==> flow/design.v <==
module Result_Register_ALU( clk, alu_en, wr, address, din, dout );
input	clk, wr, alu_en;
input	[3:0]	address;
input	[7:0]	din;
output reg [7:0] dout;
reg	 [7:0]	ram_data[0:7];
reg [2:0] update_address;
always @( posedge clk ) begin
	if ( !alu_en ) begin
		if( wr ) begin
			dout <= ram_data[address-1];
			ram_data[address-1] <= ram_data[address-1];
		end
		else begin 
			dout <= 8'd0;
			ram_data[address-1] <= din;
		end
	end
	ram_data[address-1] <= ram_data[address-1];
end
endmodule
## From RTL to reports: Result_Register_ALU

The steps from the RTL of Result_Register_ALU to its reports follow in flow order.
Line numbers count from 1 in the design file above.
Not given: -

- Design top: Result_Register_ALU
- Clock input: clk
- Cell library: sky130hd
- Timing corner: tt_025C_1v80

## Elaborated design

Yosys after proc, flatten, opt, wreduce and memory -nomap, before mapping. Enables and synchronous resets that opt folds into registers are not counted as muxes. Memory bits, and registers merged into a memory's read port (data or address), are not among the register bits. Print and check cells are not counted. Equal cells are merged and count once.
Memory sizes are those after Yosys's memory passes, which may raise the word count (mostly to a power of two), join words into wider ones and drop unused or constant bits.

- Register bits after elaboration: 8
- Memory bits (writable): 64
- Memory cells: 1
- Input bits: 15
- Cells after elaboration: 15

Memories:

| memory | words | bits a word | rd ports | write ports | line | source |
|---|---|---|---|---|---|---|
| ram_data | 8 | 8 | 1 | 1 | 6 | `reg [7:0] ram_data[0:7];` |

- $add $sub $neg: 1
- Mux-type cells: 10
- Bitwise operators: 2

Operators by type and width:

| operator | number |
|---|---|
| 8-bit 2-to-1 mux | 6 |
| 1-bit 2-to-1 mux | 4 |
| 3-bit by 1-bit subtractor with 3-bit output with constant B | 1 |
| 1-bit bitwise OR | 1 |
| 1-bit bitwise OR with constant B | 1 |

## Logic depth

Yosys ltp: most cells in a row. Word level: on the elaborated netlist, between registers, memories and ports. Mapped: between sequential cells and ports; inverters and the memories' decode and read muxes count.

- Depth after elaboration: 4
- ABC_AREA: 0
- Mapped depth: 9
- Mapped depth without buffers: 6

## After synthesis

The flow's flattened synthesis, as Yosys stat reports it; memories are mapped. The netlist is that of the ABC_AREA named above (0 if unset); the other value can give another one.
Totals and module areas in this step are rounded.

Cell types:

| type | number | total area (um^2) |
|---|---|---|
| sky130_fd_sc_hd__edfxtp_1 | 72 | 2.16E+03 |
| sky130_fd_sc_hd__mux2i_1 | 18 | 180.173 |
| sky130_fd_sc_hd__mux2_2 | 14 | 157.651 |
| sky130_fd_sc_hd__nor2_1 | 12 | 45.043 |
| sky130_fd_sc_hd__nand3_1 | 6 | 30.029 |
| sky130_fd_sc_hd__nor3_1 | 6 | 30.029 |
| sky130_fd_sc_hd__o22ai_1 | 4 | 25.024 |
| sky130_fd_sc_hd__a22oi_1 | 3 | 22.522 |
| sky130_fd_sc_hd__buf_4 | 3 | 22.522 |
| sky130_fd_sc_hd__mux4_2 | 1 | 22.522 |
| sky130_fd_sc_hd__nand2_1 | 6 | 22.522 |
| sky130_fd_sc_hd__nor3b_1 | 3 | 22.522 |
| sky130_fd_sc_hd__inv_1 | 5 | 18.768 |
| sky130_fd_sc_hd__nor2b_1 | 3 | 18.768 |
| sky130_fd_sc_hd__xnor2_2 | 1 | 16.266 |
| sky130_fd_sc_hd__xor2_2 | 1 | 16.266 |
| sky130_fd_sc_hd__a31oi_1 | 2 | 12.512 |
| sky130_fd_sc_hd__ha_1 | 1 | 12.512 |

Other cell types: 7; their cells: 9.

- Cells in the netlist: 170
- Synthesis area: 2900 um^2
- Flip-flop cells: 72

## Timing after synthesis

Source: OpenSTA report_checks on the synthesized netlist (no wires, ideal clock, input and output delay 20% of the period each), path of least setup slack; recovery checks are left aside. Register names are those of the netlist, which keeps one name where synthesis merged equal registers.

- Path kind: input to register
- Start point: input address[0]
- End point: memory ram_data[3][0]
- Period: 3.09 ns
- Input delay: 0.618 ns
- Setup time: 0.383 ns
- Launch time at the first pin: 0.618 ns
- Arrival time: 2.484 ns
- Required time: 2.707 ns
- Setup slack: 0.223 ns
- Path delay: 2.249 ns
- Driving pins on the path: 7
- Buffers on the path: 4
- Synthesis period reached: 2.867 ns

"path delay" is the arrival time less input delay plus setup time.
"driving pins on the path": output pins that drive a net of the path, with the launching flip-flop's if there is one; two outputs of one cell count as two.
"synthesis period reached" is the clock period less the worst setup slack; recovery checks do not enter. This is arithmetic on one report: input and output delays are still those of the set period (20% each).
Between the ends stands the longest chain of elaborated cells between them, by number of cells; it is not shown to be the way that was timed. Of several equally long chains one is given.
A line is the first line of the expression or statement that the cell stems from. Yosys adds cells for indexed reads and writes and turns some case tables into memories.
The path ends at the enable pin of a flip-flop; only ways to that pin are counted.

- Path through: sky130_fd_sc_hd__buf_2 -> sky130_fd_sc_hd__buf_2 -> sky130_fd_sc_hd__inv_1 -> sky130_fd_sc_hd__ha_1 -> sky130_fd_sc_hd__buf_4 -> sky130_fd_sc_hd__clkbuf_1 -> sky130_fd_sc_hd__nor3_1
- Cells in the longest elaborated chain: 1
- Elaborated cells between the ends (all ways): 1
- Classes of those cells: add/sub (1)

RTL lines, path post-synthesis:

| element | line | source |
|---|---|---|
| start, declared | 3 | `input [3:0] address;` |
| 3-bit by 1-bit subtractor with 3-bit output | 19 | `ram_data[address-1] <= ram_data[address-1];` |
| end, declared | 6 | `reg [7:0] ram_data[0:7];` |

## Path in the finished layout

From the final timing report of job 1: the path of least setup slack in the routed layout; clock arrival at registers is part of the times.

- Path kind: input to register
- Start point: input address[0]
- End point: memory ram_data[1][4]
- Period: 5.45 ns
- Input delay: 1.09 ns
- Setup time: 0.28 ns
- Launch time at the first pin: 1.09 ns
- Arrival time: 3.78 ns
- Required time: 5.52 ns
- Setup slack: 1.73 ns
- Driving pins on the path: 7
- Buffers on the path: 2

Between the ends stands the longest chain of elaborated cells between them, by number of cells; it is not shown to be the way that was timed. Of several equally long chains one is given.
A memory read counts as a cell of the chain, while the word-level depth stops at memories.

- Path through: sky130_fd_sc_hd__clkdlybuf4s50_1 -> sky130_fd_sc_hd__inv_1 -> sky130_fd_sc_hd__ha_1 -> sky130_fd_sc_hd__buf_4 -> sky130_fd_sc_hd__mux2_2 -> sky130_fd_sc_hd__o22ai_1 -> sky130_fd_sc_hd__and3b_1
- Cells in the longest elaborated chain: 6
- Elaborated cells between the ends (all ways): 6
- Classes of those cells: add/sub (1); mux (4); memory (1)

RTL lines, path after layout:

| element | line | source |
|---|---|---|
| start, declared | 3 | `input [3:0] address;` |
| 3-bit by 1-bit subtractor with 3-bit output | 12 | `ram_data[address-1] <= ram_data[address-1];` |
| memory read 8 x 8 bit | 6 | `reg [7:0] ram_data[0:7];` |
| 8-bit 2-to-1 mux | 10 | `if( wr ) begin` |
| 8-bit 2-to-1 mux | 9 | `if ( !alu_en ) begin` |
| 8-bit 2-to-1 mux (2 in a row) | - |  |
| end, declared | 6 |  |

Memo
Re: implementation data of Result_Register_ALU

Measured data: module Result_Register_ALU, platform sky130hd, 2 stored runs of the flow under differing settings, order arbitrary. Input and output delays are each 20% of the period that was set; the output load is 0.01 pF.
By "achieved clock period" is meant the clock period of the run minus its worst setup slack. This is arithmetic on one report: input and output delays are still those of the set period (20% each).
"critical path time" means the part of the period allowed to the worst setup path (the constraints hold back 20% at inputs and 20% at outputs) less its slack; where the path has registers, the arrival times of their clocks count too.
"power consumption" is the tool's figure for a default switching activity; nothing was simulated.
The results are shown rounded.
Settings: - = not set for that run.

| item | job 1 | job 2 |
|---|---|---|
| period_ns | 5.45 | 3.37 |
| CORE_UTILIZATION | 49 | 40 |
| PLACE_DENSITY_LB_ADDON | 0.1 | - |
| HOLD_SLACK_MARGIN | 0.1 | - |
| CORE_ASPECT_RATIO | 1.27 | - |
| CELL_PAD_IN_SITES_DETAIL_PLACEMENT | 2 | - |
| GPL_ROUTABILITY_DRIVEN | 1 | - |
| CTS_CLUSTER_SIZE | 21 | - |
| CAP_MARGIN | 20 | 20 |
| MAX_ROUTING_LAYER | met5 | - |
| CORE_MARGIN | 2 | 2 |
| SLEW_MARGIN | 20 | 20 |
| SETUP_SLACK_MARGIN | - | 0.98 |
| achieved clock period (ns) | 3.717 | 2.381 |
| overall die area (um^2) | 6550 | 7940 |
| critical path time (ns) | 2.63 | 1.71 |
| kind of the worst setup path | input to register | input to register |
| power consumption (µW) | 1170 | 2100 |
| post-synthesis cell area (um^2) | 2900 | 2900 |
| worst hold slack in the final report (ns) | 0.816 | 0.787 |
| setup total negative slack (ns) | 0.000 | 0.000 |
| utilization after routing | 0.577 | 0.509 |
| setup slack of the worst path (ns) | 1.73 | 0.989 |
| standard-cell area after routing (um^2) | 3290 | 3630 |
