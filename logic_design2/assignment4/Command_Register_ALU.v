==> flow/design.v <==
module Command_Register_ALU( clk, aluop_st, din, dout, capture_en );
input	clk, aluop_st, capture_en;
input	[22:0]	din;
output reg [19:0] dout;
reg	 [19:0]	ram_data[0:7];
reg [2:0] update_address_out;
always @( posedge clk ) begin
	if ( capture_en ) begin
	    update_address_out <= 3'd0;
		dout <= 20'd0;
		ram_data[din[21:19]] <= {din[22], din[18:0]};
    end
	else if ( aluop_st ) begin 
		dout <= ram_data[update_address_out];
		ram_data[update_address_out] <= ram_data[update_address_out];
		update_address_out <= update_address_out + 1;
	end
end
endmodule
Reports on Command_Register_ALU
Tool output for the design above, in the order of the flow.
Lines are those of the file above, counted from 1.
Operators carry their Yosys type and port widths (W data, S select, Z words).
Cell names lack the library's common part.
{ "design": {"design": "Command_Register_ALU", "clock": "clk", "cell_library": "sky130hd", "corner": "tt_025C_1v80"} }

Word level
Counts by Yosys on the flattened word-level netlist (proc, flatten, opt, wreduce; memories kept). Print and check cells are left out. Cells with the same type and inputs are merged into one.
Yosys's memory passes give these memory sizes; they may raise the number of words (mostly to a power of two), join words into wider ones and drop unused or constant bits.
{ "classes": {"addsub": 1, "muxes": 14, "reduce_and_logical": 1} }
{ "ops": {"columns": ["cell", "n"], "rows": [
  ["$mux W20", 4],
  ["$reduce_or A20 Y1", 1],
  ["$mux W3", 6],
  ["$mux W1", 4],
  ["$add A3 B1 Y3 const B", 1]
]} }
{ "bits": {"mem_bits_rw": 160, "wordCells": 19, "clocked_rd_ports_x_width": 20, "output_inout_bits": 20, "ff_bits": 23, "mem_count": 1} }
{ "mem_list": {"columns": ["memory", "size", "width", "rd", "wr", "line_no", "rtl"], "rows": [
  ["ram_data", 8, 20, 1, 1, 5, "reg [19:0] ram_data[0:7];"]
]} }

Logic depth
Depth = most cells in a row (Yosys ltp): at word level without a register or memory, in the mapped netlist without a sequential cell, where the memories' decode and read muxes count.
{ "logic_depth": {"depth_word": 4, "abc_area": 0, "depth_mapped": 5} }

Netlist
Yosys stat after the flow's synthesis: flattened, memories mapped to cells. It holds for the ABC_AREA given above (unset counts as 0); a run with the other value may have another netlist.
{ "by_type": {"columns": ["cell_type", "n", "type_area_um2"], "rows": [
  ["edfxtp_1", 160, 4.8E+03],
  ["mux2_2", 79, 889.603],
  ["dfxtp_1", 26, 520.499],
  ["o31ai_1", 40, 300.288],
  ["o22ai_1", 38, 237.728],
  ["nand2_1", 42, 157.651],
  ["clkbuf_8", 8, 110.106],
  ["buf_6", 5, 56.304],
  ["nor2_1", 13, 48.797],
  ["clkbuf_1", 9, 33.782],
  ["a31oi_1", 4, 25.024],
  ["o22ai_2", 2, 25.024],
  ["nor4bb_1", 2, 20.019],
  ["nand2b_1", 3, 18.768],
  ["buf_2", 3, 15.014],
  ["clkbuf_4", 2, 15.014],
  ["ha_1", 1, 12.512],
  ["inv_1", 3, 11.261]
]} }
Other cell types: 11; their cells: 12.
{ "synth_totals": {"mapped_area_mm2": 0.0073958, "mapped_cells": 452, "seqArea_mm2": 0.0053251, "flip_flops": 186, "buffers": 28} }

Timing after synthesis
Path of least setup slack by OpenSTA after synthesis, without wires, with an ideal clock, recovery checks aside; 20% of the period is set as input and as output delay. Where synthesis merged equal registers, the netlist keeps one of their names.
{ "synth_timing": {"path_kind": "input port to flip-flop", "from": "in aluop_st", "to": "mem ram_data[2][0]", "setup_ns": 0.397, "required_time_ns": 3.473, "setup_slack_ns": 1.309, "driving_pins": 4, "clock_period_ns": 3.87, "path_buffers": 1, "t_arrival_ns": 2.165, "in_delay_ns": 0.774, "delay_ns": 1.788, "t_first_pin_ns": 0.774, "synth_period_reached_ns": 2.561} }
"delay_ns" is the arrival time less input delay plus setup time.
"driving_pins" counts driving pins, that of a launching flip-flop among them; a cell with two outputs on the path counts twice.
"synth_period_reached_ns" is the clock period less the worst setup slack; recovery checks do not enter. This is arithmetic on one report: input and output delays are still those of the set period (20% each).
Between the ends stands the longest chain of elaborated cells between them, by number of cells; it is not shown to be the way that was timed. Of several equally long chains one is given.
Each line given opens the expression or statement behind the cell; cells for indexed reads and writes are added by Yosys, which also makes memories of some case tables.
Only ways into the end's enable, where the timed path ends, are counted here.
{ "synth_between": {"cell_sequence": "buf_2 -> nor4bb_1 -> a31oi_1 -> nor2_1", "elab_chain_len": 4} }
{ "synth_rtl": {"columns": ["item", "line_no", "rtl"], "rows": [
  ["start, declared", 2, "input clk, aluop_st, capture_en;"],
  ["$mux W1", 13, "else if ( aluop_st ) begin"],
  ["$mux W1", 8, "if ( capture_en ) begin"],
  ["$reduce_or A20 Y1", null, null],
  ["$mux W3", null, null],
  ["end, declared", 5, "reg [19:0] ram_data[0:7];"]
]} }

Timing after layout
Path of least setup slack in the final report of stored run 1 (OpenROAD, finished layout, wires in). Where an end is a register, its clock arrival counts in the times.
{ "layout_timing": {"path_kind": "input port to flip-flop", "from": "in capture_en", "to": "mem ram_data[4][19]", "t_arrival_ns": 3.01, "path_buffers": 2, "setup_slack_ns": 0.84, "in_delay_ns": 0.75, "setup_ns": 0.32, "driving_pins": 4, "required_time_ns": 3.85, "t_first_pin_ns": 0.75, "clock_period_ns": 3.74} }
Between the ends stands the longest chain of elaborated cells between them, by number of cells; it is not shown to be the way that was timed. Of several equally long chains one is given.
The path ends at the data pin of a flip-flop with enable; ways to the enable are not counted.
{ "layout_between": {"cell_sequence": "clkdlybuf4s50_1 -> nand2b_2 -> buf_12 -> o31ai_1", "elab_chain_len": 3} }
{ "layout_rtl": {"columns": ["item", "line_no", "rtl"], "rows": [
  ["start, declared", 2, "input clk, aluop_st, capture_en;"],
  ["$mux W1", 8, "if ( capture_en ) begin"],
  ["$reduce_or A20 Y1", null, null],
  ["$mux W20", null, null],
  ["end, declared", 5, "reg [19:0] ram_data[0:7];"]
]} }

Lab notebook: Command_Register_ALU

Record of 2 stored runs of the RTL-to-layout flow on Command_Register_ALU, platform sky130hd. The runs are unordered. Constraints: input delay and output delay 20% of the set period each, output load 0.01 pF.
By "achievedPeriod_ns" is meant the clock period of the run minus its worst setup slack. This is arithmetic on one report: input and output delays are still those of the set period (20% each).
"worstPathTime_ns" means the part of the period allowed to the worst setup path (the constraints hold back 20% at inputs and 20% at outputs) less its slack; where the path has registers, the arrival times of their clocks count too.
By "design_power_mw" is meant OpenSTA's value without simulated activity: inputs other than the clock are taken to toggle once in ten clock periods, and the tool carries that through the logic.

Stored run 1
==> flow/run.sh <==
#!/bin/bash
# the make line also repeats the synthesis and layout settings of config.mk as NAME=value (left out here)
make -C /OpenROAD-flow-scripts/flow DESIGN_CONFIG=/design/flow/config.mk WORK_HOME=/design/flow/orfs CLKGATE_MAP_FILE= finish
==> flow/config.mk <==
export PLATFORM = sky130hd
export DESIGN_NAME = Command_Register_ALU
export DESIGN_NICKNAME = Command_Register_ALU
export VERILOG_FILES = /design/flow/design.v
export SDC_FILE = /design/flow/constraint.sdc
export NUM_CORES = 4
export LEC_CHECK = 0
export CAP_MARGIN = 20
export CORE_MARGIN = 2
export CORE_UTILIZATION = 65
export CTS_CLUSTER_DIAMETER = 43
export GPL_TIMING_DRIVEN = 1
export MAX_ROUTING_LAYER = met5
export MIN_ROUTING_LAYER = met1
export SLEW_MARGIN = 10
export TNS_END_PERCENT = 5
==> flow/constraint.sdc <==
create_clock -name core_clock -period 3.74 [get_ports {clk}]
set_input_delay 0.7480 -clock core_clock [delete_from_list [all_inputs] [get_ports {clk}]]
set_output_delay 0.7480 -clock core_clock [all_outputs]
set_load 0.01 [all_outputs]

==> results of stored run 1, as JSON <==
{
  "yosys.chip_area_mm2": 0.0073958,
  "die_mm2": 0.0122478,
  "post_route_stdcell_area_mm2": 0.0087096,
  "finalUtil_pct": 79.3,
  "setup_ws_ns": 0.838,
  "setupTns_ns": 0.000,
  "final_hold_ws_ns": 0.450,
  "design_power_mw": 4.947,
  "achievedPeriod_ns": 2.902,
  "worstPathTime_ns": 2.15,
  "critical_path_kind": "input port to flip-flop"
}

Stored run 2
==> flow/run.sh <==
#!/bin/bash
# the make line also repeats the synthesis and layout settings of config.mk as NAME=value (left out here)
make -C /OpenROAD-flow-scripts/flow DESIGN_CONFIG=/design/flow/config.mk WORK_HOME=/design/flow/orfs CLKGATE_MAP_FILE= finish
==> flow/config.mk <==
export PLATFORM = sky130hd
export DESIGN_NAME = Command_Register_ALU
export DESIGN_NICKNAME = Command_Register_ALU
export VERILOG_FILES = /design/flow/design.v
export SDC_FILE = /design/flow/constraint.sdc
export NUM_CORES = 4
export LEC_CHECK = 0
export CAP_MARGIN = 20
export CORE_MARGIN = 2
export CORE_UTILIZATION = 32
export SLEW_MARGIN = 20
==> flow/constraint.sdc <==
create_clock -name core_clock -period 2.7 [get_ports {clk}]
set_input_delay 0.5400 -clock core_clock [delete_from_list [all_inputs] [get_ports {clk}]]
set_output_delay 0.5400 -clock core_clock [all_outputs]
set_load 0.01 [all_outputs]

==> results of stored run 2, as JSON <==
{
  "yosys.chip_area_mm2": 0.0073958,
  "die_mm2": 0.0243438,
  "post_route_stdcell_area_mm2": 0.0090211,
  "finalUtil_pct": 39.8,
  "setup_ws_ns": 0.636,
  "setupTns_ns": 0.000,
  "final_hold_ws_ns": 0.452,
  "design_power_mw": 6.518,
  "achievedPeriod_ns": 2.064,
  "worstPathTime_ns": 2.06,
  "critical_path_kind": "flip-flop to flip-flop"
}
