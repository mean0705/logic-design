==> flow/design.v <==
module Result_Register_MAC( clk, mac_en, wr, address, din, dout );
input	clk, wr, mac_en;
input	[3:0]	address;
input	[15:0]	din;
output reg [15:0] dout;
reg	 [15:0]	ram_data[0:7];
reg [2:0] update_address;
always @( posedge clk ) begin
	if ( mac_en ) begin
		if( wr ) begin
			dout <= ram_data[address-2];
			ram_data[address-2] <= ram_data[address-2];
		end
		else begin 
			dout <= 8'd0;
			ram_data[address-2] <= din;
		end
	end
	else ram_data[address-2] <= ram_data[address-2];
end
endmodule
**Reports on Result_Register_MAC**

Tool output for the design above, in the order of the flow.
Line numbers count from 1 in the design file above.
Operators carry their Yosys type and port widths (W data, S select, Z words).
Cell names lack the library's common part.
Not given: -

- Design top: Result_Register_MAC
- Clock: clk
- Library: sky130hd
- Timing corner: tt_025C_1v80

**Word level**

Source: Yosys, flattened and elaborated, memories not mapped. Widths are those after wreduce; folded enables and synchronous resets count as part of the registers. Registers that Yosys merges into a memory's read port (data or address) are not register bits. Print and check cells do not count. Equal cells are merged and count once.
Yosys's memory passes give these memory sizes; they may raise the number of words (mostly to a power of two), join words into wider ones and drop unused or constant bits.

- Add/subtract/negate cells: 1
- Muxes and demuxes: 12
- Bitwise logic cells: 2

Operator list:

| cell | count |
|---|---|
| $mux W16 | 7 |
| $mux W1 | 5 |
| $sub A3 B2 Y3 const B | 1 |
| $or A1 B1 Y1 | 2 |

- Flip-flop bits (word level): 16
- Memory bits (writable): 128
- Memory cells: 1
- Input bits: 23
- Output and inout bits: 16
- Word-level cells: 17

Memories:

| memory | depth | width | read ports | write ports | RTL line | source |
|---|---|---|---|---|---|---|
| ram_data | 8 | 16 | 1 | 1 | 6 | `reg [15:0] ram_data[0:7];` |

**Depth**

Longest topological path by Yosys (ltp), each cell counted once; first at word level (registers and memories cut), then after technology mapping (sequential cells cut; the memories' decode and read muxes count).

- Depth in word-level cells: 4
- ABC_AREA: 0
- Mapped depth: 8
- Gate-level depth less buffers: 5

**Synthesis result**

The flow's flattened synthesis, as Yosys stat reports it; memories are mapped. The netlist is that of the ABC_AREA named above (0 if unset); the other value can give another one.

- Mapped cells: 333
- Chip area (Yosys): 5901.9 sq um
- Area of sequential cells: 4324.1 sq um
- Mapped flip-flops: 144
- Buffer cells: 20

Cells by type:

| cell type | count | area in all (sq um) |
|---|---|---|
| edfxtp_1 | 144 | 4.32E+03 |
| mux2_2 | 32 | 360.346 |
| mux2i_1 | 24 | 240.23 |
| o31ai_2 | 12 | 150.144 |
| a22o_1 | 12 | 105.101 |
| o22ai_1 | 16 | 100.096 |
| nor2b_1 | 14 | 87.584 |
| nand2_1 | 17 | 63.811 |
| a2111oi_2 | 4 | 60.058 |
| buf_12 | 3 | 60.058 |
| nor3_1 | 12 | 60.058 |
| ha_1 | 4 | 50.048 |
| o41ai_1 | 4 | 35.034 |
| a211oi_1 | 4 | 30.029 |
| and2_1 | 4 | 25.024 |
| buf_2 | 5 | 25.024 |
| nor4_1 | 4 | 25.024 |
| buf_4 | 3 | 22.522 |

Not listed: further types 7, cells in them 15.

**Worst setup path after synthesis**

Source: OpenSTA report_checks on the synthesized netlist (no wires, ideal clock, input and output delay 20% of the period each), path of least setup slack; recovery checks are left aside. Register names are those of the netlist, which keeps one name where synthesis merged equal registers.

- Path type: input to register
- Start: input address[1]
- End: memory ram_data[0][4]
- Clock period: 3190 ps
- Input delay: 638 ps
- Library setup time: 307 ps
- Time at the first pin: 638 ps
- Arrival time: 2334 ps
- Data required time: 2883 ps
- Path slack: 549 ps
- Path delay: 2003 ps
- Stages on the path: 8
- Path buffers: 3
- Period reached after synthesis: 2641 ps

"path delay" is the arrival time less input delay plus setup time.
"stages on the path" counts driving pins, that of a launching flip-flop among them; a cell with two outputs on the path counts twice.
"period reached after synthesis" is the clock period less the worst setup slack; recovery checks do not enter. This is arithmetic on one report: input and output delays are still those of the set period (20% each).
The rows between start and end are the longest chain of elaborated cells between them; the timing report does not say that the signal goes this way. Where chains are equally long, one stands for them.
Each line given opens the expression or statement behind the cell; cells for indexed reads and writes are added by Yosys, which also makes memories of some case tables.
A memory read counts as a cell of the chain, while the word-level depth stops at memories.

- Cells stage by stage: buf_4 -> inv_1 -> ha_1 -> nand2b_1 -> clkbuf_2 -> buf_4 -> o22ai_1 -> o41ai_1
- Length of the longest elaborated chain: 6
- Elaborated cells between the ends (all ways): 7
- Classes of those cells: 1 x add/sub; 5 x mux; 1 x memory

RTL lines, path after synthesis:

| element | RTL line | source |
|---|---|---|
| start: declaration | 3 | `input [3:0] address;` |
| $sub A3 B2 Y3 | 12 | `ram_data[address-2] <= ram_data[address-2];` |
| $mem_v2 Z8 W16 | 6 | `reg [15:0] ram_data[0:7];` |
| $mux W16 | 10 | `if( wr ) begin` |
| $mux W16 | 9 | `if ( mac_en ) begin` |
| $mux W16 x2 | - |  |
| end: declaration | 6 |  |

**Timing after layout**

From the final timing report of run 1: the path of least setup slack in the routed layout; clock arrival at registers is part of the times.
The report prints the path's times to 10 ps; the period is as set.

- Path type: input to register
- Start: input address[2]
- End: memory ram_data[6][9]
- Clock period: 5040 ps
- Input delay: 1010 ps
- Library setup time: 350 ps
- Time at the first pin: 1010 ps
- Arrival time: 3730 ps
- Data required time: 5100 ps
- Path slack: 1380 ps
- Stages on the path: 7
- Path buffers: 2

The rows between start and end are the longest chain of elaborated cells between them; the timing report does not say that the signal goes this way. Where chains are equally long, one stands for them.
A memory read counts as a cell of the chain, while the word-level depth stops at memories.

- Cells stage by stage: clkdlybuf4s50_1 -> inv_1 -> ha_1 -> nand2b_1 -> buf_4 -> o22ai_1 -> o41ai_1
- Length of the longest elaborated chain: 6
- Elaborated cells between the ends (all ways): 7
- Classes of those cells: 1 x add/sub; 5 x mux; 1 x memory

RTL lines, path after layout:

| element | RTL line | source |
|---|---|---|
| start: declaration | 3 | `input [3:0] address;` |
| $sub A3 B2 Y3 | 12 | `ram_data[address-2] <= ram_data[address-2];` |
| $mem_v2 Z8 W16 | 6 | `reg [15:0] ram_data[0:7];` |
| $mux W16 | 10 | `if( wr ) begin` |
| $mux W16 | 9 | `if ( mac_en ) begin` |
| $mux W16 x2 | - |  |
| end: declaration | 6 |  |

Stored flow runs of Result_Register_MAC (2 of them; Yosys, OpenROAD, sky130hd). They differ in their settings and are not a sequence. Constraints: input delay and output delay 20% of the set period each, output load 0.01 pF.
"achieved period": clock period set for the run, less the worst setup slack. It is reckoned from that one timing run; input and output delays stay at 20% of the period that was set.
"time used up by the worst setup path" means the part of the period allowed to the worst setup path (the constraints hold back 20% at inputs and 20% at outputs) less its slack; where the path has registers, the arrival times of their clocks count too.
By "power" is meant OpenSTA's value without simulated activity: inputs other than the clock are taken to toggle once in ten clock periods, and the tool carries that through the logic.
"time used up by the worst setup path" is known to 10 ps.

### Run 1

Settings: `period_ns=5.04`, `CORE_UTILIZATION=43`, `SETUP_SLACK_MARGIN=0.72`, `PLACE_DENSITY_LB_ADDON=0.02`, `CORE_ASPECT_RATIO=0.57`, `TNS_END_PERCENT=15`, `GPL_TIMING_DRIVEN=1`, `CTS_CLUSTER_DIAMETER=391`, `CAP_MARGIN=15`, `SLEW_MARGIN=5`, `MIN_ROUTING_LAYER=met1`, `CORE_MARGIN=2`

- Synthesized cell area: 5901.9 sq um
- Area inside the die boundary: 14715.7 sq um
- Standard-cell area of the final layout: 7113.1 sq um
- Post-route utilization: 52.9%
- Lowest setup slack: 1376 ps
- Worst hold slack: 780 ps
- Power: 3.051 mW
- Achieved period: 3664 ps
- Time used up by the worst setup path: 2660 ps
- Type of the worst setup path: input to register

### Run 2

Settings: `period_ns=4.38`, `CORE_UTILIZATION=35`, `PLACE_DENSITY_LB_ADDON=0.21`, `HOLD_SLACK_MARGIN=-0.06`, `CELL_PAD_IN_SITES_GLOBAL_PLACEMENT=0`, `MIN_ROUTING_LAYER=met2`, `MAX_ROUTING_LAYER=met5`, `CAP_MARGIN=20`, `CORE_MARGIN=2`, `SLEW_MARGIN=20`

- Synthesized cell area: 5901.9 sq um
- Area inside the die boundary: 17917.2 sq um
- Standard-cell area of the final layout: 7191.9 sq um
- Post-route utilization: 43.5%
- Lowest setup slack: 1215 ps
- Worst hold slack: 798 ps
- Power: 3.499 mW
- Achieved period: 3165 ps
- Time used up by the worst setup path: 2290 ps
- Type of the worst setup path: input to register
